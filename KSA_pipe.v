==> flow/design.v <==
module KSA (s, a, b, c);
  parameter BITS = 64;
  parameter LEVELS = 6;
  input [BITS-1:0]  a;
  input [BITS-1:0]  b;
  input             c;       
  output [BITS:0]   s;       
  wire [BITS-1:0]   Plvl[LEVELS:0], Glvl[LEVELS:0];
  assign Plvl[0][BITS-1:0] = a^b;
  assign Glvl[0][BITS-1:0] = a&b;
  genvar lvl;
  generate
    for (lvl = 1; lvl <= LEVELS; lvl = lvl + 1) begin :gen_KSA
      assign Plvl[lvl][2**(lvl-1)-1:0] = Plvl[lvl-1][2**(lvl-1)-1:0];
      assign Glvl[lvl][2**(lvl-1)-1:0] = Glvl[lvl-1][2**(lvl-1)-1:0];
      assign Plvl[lvl][BITS-1:2**(lvl-1)] = Plvl[lvl-1][BITS-1:2**(lvl-1)] & Plvl[lvl-1][BITS-1 - 2**(lvl-1):0];
      assign Glvl[lvl][BITS-1:2**(lvl-1)] = (Plvl[lvl-1][BITS-1:2**(lvl-1)] & Glvl[lvl-1][BITS-1 - 2**(lvl-1):0]) | Glvl[lvl-1][BITS-1:2**(lvl-1)];
    end
  endgenerate
  assign s = {1'b0, Plvl[0]}^{Glvl[LEVELS], c};
endmodule
module KSA_pipe(s, a, b, c, clk);
	parameter BITS = 64;
	parameter LEVELS = 6;
	input [BITS-1:0]	a;
	input [BITS-1:0]	b;
	input				c;
	input clk;
	output [BITS:0]		s;
	wire [BITS-1:0]		aIn;
	wire [BITS-1:0]		bIn;
	wire				cIn;
	wire [BITS:0]		sOut;
	REGS #(.BITS(BITS)) inputBUF_A (aIn, a, clk);
	REGS #(.BITS(BITS)) inputBUF_B (bIn, b, clk);
	REG 				inputBUF_C (cIn, c, clk);
	KSA #(.BITS(BITS), .LEVELS(LEVELS))adder4 (sOut, aIn, bIn, cIn);
	REGS #(.BITS(BITS+1)) outputBUF_S (s, sOut, clk);
endmodule
module REGS (Q, D, clk);
	parameter BITS = 64;
	input [BITS-1:0]	D;
	input				clk;
	output [BITS-1:0]	Q;
	genvar i;
	generate
		for (i = 0; i < BITS; i = i + 1) begin : reg_gen
			REG RR (Q[i], D[i], clk);
		end
	endgenerate
endmodule
module REG (Q, D, clk);
	input		D;
	input 		clk;
	output reg 	Q;
	always @ (posedge clk) begin
		Q <= D;
	end
endmodule
Reports on KSA_pipe
What the tools print for KSA_pipe, step after step.
Lines are those of the file above, counted from 1.
Operators carry their Yosys type and port widths (W data, S select, Z words).
Not given: -

inputs
  top module = KSA_pipe
  clock = clk
  standard-cell library = sky130hd
  library corner = tt_025C_1v80

Word level
Yosys after proc, flatten, opt, wreduce and memory -nomap, before mapping. Enables and synchronous resets that opt folds into registers are not counted as muxes. Memory bits, and registers merged into a memory's read port (data or address), are not among the register bits. Print and check cells are not counted. Equal cells are merged and count once.

word-level totals
  register bits = 194
  bits of input ports = 130
  word-level cells = 214

cells by class
  bitwise logic cells = 20

operator list
  cell              number
  $and A63 B63 Y63  2
  $and A62 B62 Y62  2
  $and A60 B60 Y60  2
  $and A56 B56 Y56  2
  $and A48 B48 Y48  2
  $xor A64 B65 Y65  1
  $and A64 B64 Y64  1
  $xor A64 B64 Y64  1
  $or A63 B63 Y63   1
  $or A62 B62 Y62   1
  $or A60 B60 Y60   1
  $or A56 B56 Y56   1
  $or A48 B48 Y48   1
  $and A32 B32 Y32  1
  $or A32 B32 Y32   1

Longest topological paths
Yosys ltp: most cells in a row. Word level: on the elaborated netlist, between registers, memories and ports. Mapped: between sequential cells and ports; inverters and the memories' decode and read muxes count.

logic depth
  depth after elaboration = 14
  ABC_AREA = 0
  depth in mapped cells = 12

Mapped cells and area
Yosys stat after the flow's synthesis: flattened, memories mapped to cells. It holds for the ABC_AREA given above (unset counts as 0); a run with the other value may have another netlist.

synthesis totals
  standard cells after synthesis = 840
  cell area after synthesis = 0.0083367 mm^2
  sequential part of the area = 0.0038837 mm^2
  flip-flops = 194
  buffer cells = 84

cells by type
  cell type                  number
  sky130_fd_sc_hd__dfxtp_1   194
  sky130_fd_sc_hd__ha_1      64
  sky130_fd_sc_hd__buf_4     65
  sky130_fd_sc_hd__a21oi_1   88
  sky130_fd_sc_hd__xnor2_1   34
  sky130_fd_sc_hd__xor2_1    24
  sky130_fd_sc_hd__o21ai_0   41
  sky130_fd_sc_hd__a21o_1    27
  sky130_fd_sc_hd__nand2_1   50
  sky130_fd_sc_hd__nor2_1    44
  sky130_fd_sc_hd__o21bai_1  19
  sky130_fd_sc_hd__nand4_1   21
  sky130_fd_sc_hd__inv_1     26
  sky130_fd_sc_hd__nand3_1   13
  sky130_fd_sc_hd__o21a_1    8
  sky130_fd_sc_hd__nand2b_1  8
  sky130_fd_sc_hd__nor3_1    10
  sky130_fd_sc_hd__buf_2     9

Not listed: further types 50, cells in them 95.
By module: a second synthesis without flattening, with its own total; a netlist apart from the flattened one above.

second synthesis, totals
  cell total of the unflattened synthesis = 754
  area (unflattened synthesis) = 0.0076749 mm^2

Each row is one instance without its submodules.

by module
  module           instances  cells  area (mm^2)  seq. area (mm^2)
  REG              194        1      0.00002      0.00002
  KSA              1          560    0.0037911    0
  REGS #(BITS=64)  2          0      0            0
  REGS #(BITS=65)  1          0      0            0
  KSA_pipe         1          0      0            0

Worst setup path after synthesis
Source: OpenSTA report_checks on the synthesized netlist (no wires, ideal clock, input and output delay 20% of the period each), path of least setup slack; recovery checks are left aside. Register names are those of the netlist, which keeps one name where synthesis merged equal registers.

timing path after synthesis
  path kind = reg-to-reg
  from = reg inputBUF_A.reg_gen[0].RR.Q
  to = reg outputBUF_S.reg_gen[50].RR.Q
  clock period = 6.16 ns
  setup time = 0.072 ns
  time at the first pin = 0.000 ns
  arrival = 2.683 ns
  required time = 6.088 ns
  slack = 3.406 ns
  delay of the path = 2.755 ns
  stages = 13
  buffers on the path = 0
  period reached after synthesis = 2.754 ns

"delay of the path" = arrival - input delay + setup time.
"stages": output pins that drive a net of the path, with the launching flip-flop's if there is one; two outputs of one cell count as two.
"period reached after synthesis" is the clock period less the worst setup slack; recovery checks do not enter. This is arithmetic on one report: input and output delays are still those of the set period (20% each).
Between the ends stands the longest chain of elaborated cells between them, by number of cells; it is not shown to be the way that was timed. Of several equally long chains one is given.
Each line given opens the expression or statement behind the cell; cells for indexed reads and writes are added by Yosys, which also makes memories of some case tables.

on the way, after synthesis
  cells stage by stage = sky130_fd_sc_hd__dfxtp_1 sky130_fd_sc_hd__ha_1 sky130_fd_sc_hd__inv_1 sky130_fd_sc_hd__fa_1 sky130_fd_sc_hd__nand2b_1 sky130_fd_sc_hd__a21oi_2 sky130_fd_sc_hd__o211ai_1 sky130_fd_sc_hd__a2111oi_4 sky130_fd_sc_hd__a211oi_2 sky130_fd_sc_hd__o41ai_2 sky130_fd_sc_hd__a41oi_2 sky130_fd_sc_hd__o21ai_2 sky130_fd_sc_hd__xor2_1
  length of the longest elaborated chain = 8

ends and longest elaborated chain, after synthesis
  item              line  source
  start, declared   55    output reg Q;
  start, assigned   57    Q <= D;
  $and A64 B64 Y64  10    assign Glvl[0][BITS-1:0] = a&b;
  $and A63 B63 Y63  17    assign Glvl[lvl][BITS-1:2**(lvl-1)] = (Plvl[lvl-1][BITS-1:2**(lvl-1)] & Glvl[lvl-1][BITS-1 - 2**(lvl-1):0]) | ...
  $or A63 B63 Y63   17
  $and A48 B48 Y48  17
  $or A48 B48 Y48   17
  $and A32 B32 Y32  17
  $or A32 B32 Y32   17
  $xor A64 B65 Y65  20    assign s = {1'b0, Plvl[0]}^{Glvl[LEVELS], c};
  end, assigned     57
  end, declared     55

Timing after layout
From the final timing report of run A: the path of least setup slack in the routed layout; clock arrival at registers is part of the times.

timing path post-layout
  path kind = reg-to-reg
  from = reg inputBUF_A.reg_gen[0].RR.Q
  to = reg outputBUF_S.reg_gen[58].RR.Q
  clock period = 5.11 ns
  setup time = 0.10 ns
  time at the first pin = 0.42 ns
  arrival = 3.51 ns
  required time = 5.43 ns
  slack = 1.92 ns
  stages = 13
  buffers on the path = 0

Between the ends stands the longest chain of elaborated cells between them, by number of cells; it is not shown to be the way that was timed. Of several equally long chains one is given.

on the way, post-layout
  cells stage by stage = sky130_fd_sc_hd__dfxtp_1 sky130_fd_sc_hd__ha_1 sky130_fd_sc_hd__inv_1 sky130_fd_sc_hd__fa_1 sky130_fd_sc_hd__nand2b_1 sky130_fd_sc_hd__a21oi_2 sky130_fd_sc_hd__o311ai_1 sky130_fd_sc_hd__a21oi_1 sky130_fd_sc_hd__a2111o_1 sky130_fd_sc_hd__and3b_4 sky130_fd_sc_hd__a31oi_4 sky130_fd_sc_hd__nor4_1 sky130_fd_sc_hd__and4b_1
  length of the longest elaborated chain = 10

ends and longest elaborated chain, post-layout
  item              line  source
  start, declared   55    output reg Q;
  start, assigned   57    Q <= D;
  $and A64 B64 Y64  10    assign Glvl[0][BITS-1:0] = a&b;
  $and A63 B63 Y63  17    assign Glvl[lvl][BITS-1:2**(lvl-1)] = (Plvl[lvl-1][BITS-1:2**(lvl-1)] & Glvl[lvl-1][BITS-1 - 2**(lvl-1):0]) | ...
  $or A63 B63 Y63   17
  $and A56 B56 Y56  17
  $or A56 B56 Y56   17
  $and A48 B48 Y48  17
  $or A48 B48 Y48   17
  $and A32 B32 Y32  17
  $or A32 B32 Y32   17
  $xor A64 B65 Y65  20    assign s = {1'b0, Plvl[0]}^{Glvl[LEVELS], c};
  end, assigned     57
  end, declared     55

Lab notebook: KSA_pipe

Measured results for KSA_pipe: 2 stored runs of the Yosys and OpenROAD flow on sky130hd. The settings differ; the order carries no meaning. The constraints put input and output delay at 20% of the set period each and load the outputs with 0.01 pF.
"time of the worst setup path" is the time allowed to the run's worst setup path (the clock period less input and output delay, where it has them) less its slack. Clock arrival times count: a late capture clock shortens it, a late launch clock lengthens it.
Settings: - = not set for that run.
Results: - = not shown.

name                                 run A       run B
period_ns                            5.11        5.63
CORE_UTILIZATION                     32          65
SETUP_SLACK_MARGIN                   1.41        -
PLACE_DENSITY_LB_ADDON               0.08        0.24
CORE_ASPECT_RATIO                    1.13        0.99
ABC_AREA                             0           -
GPL_TIMING_DRIVEN                    1           -
CTS_CLUSTER_DIAMETER                 231         285
SLEW_MARGIN                          30          20
MIN_ROUTING_LAYER                    met1        met1
CAP_MARGIN                           20          20
CORE_MARGIN                          2           2
HOLD_SLACK_MARGIN                    -           0.15
CELL_PAD_IN_SITES_GLOBAL_PLACEMENT   -           3
TNS_END_PERCENT                      -           80
GPL_ROUTABILITY_DRIVEN               -           0
worst setup slack after layout (ns)  1.923       -
total die area (mm^2)                0.0273624   -
worst hold slack after layout (ns)   0.448       -
post-synthesis cell area (mm^2)      0.0083367   -
utilization after layout (%)         42.0        -
time of the worst setup path (ns)    3.19        -
critical path kind                   reg-to-reg  -

Run B: incomplete, placement halted on FLW-0024
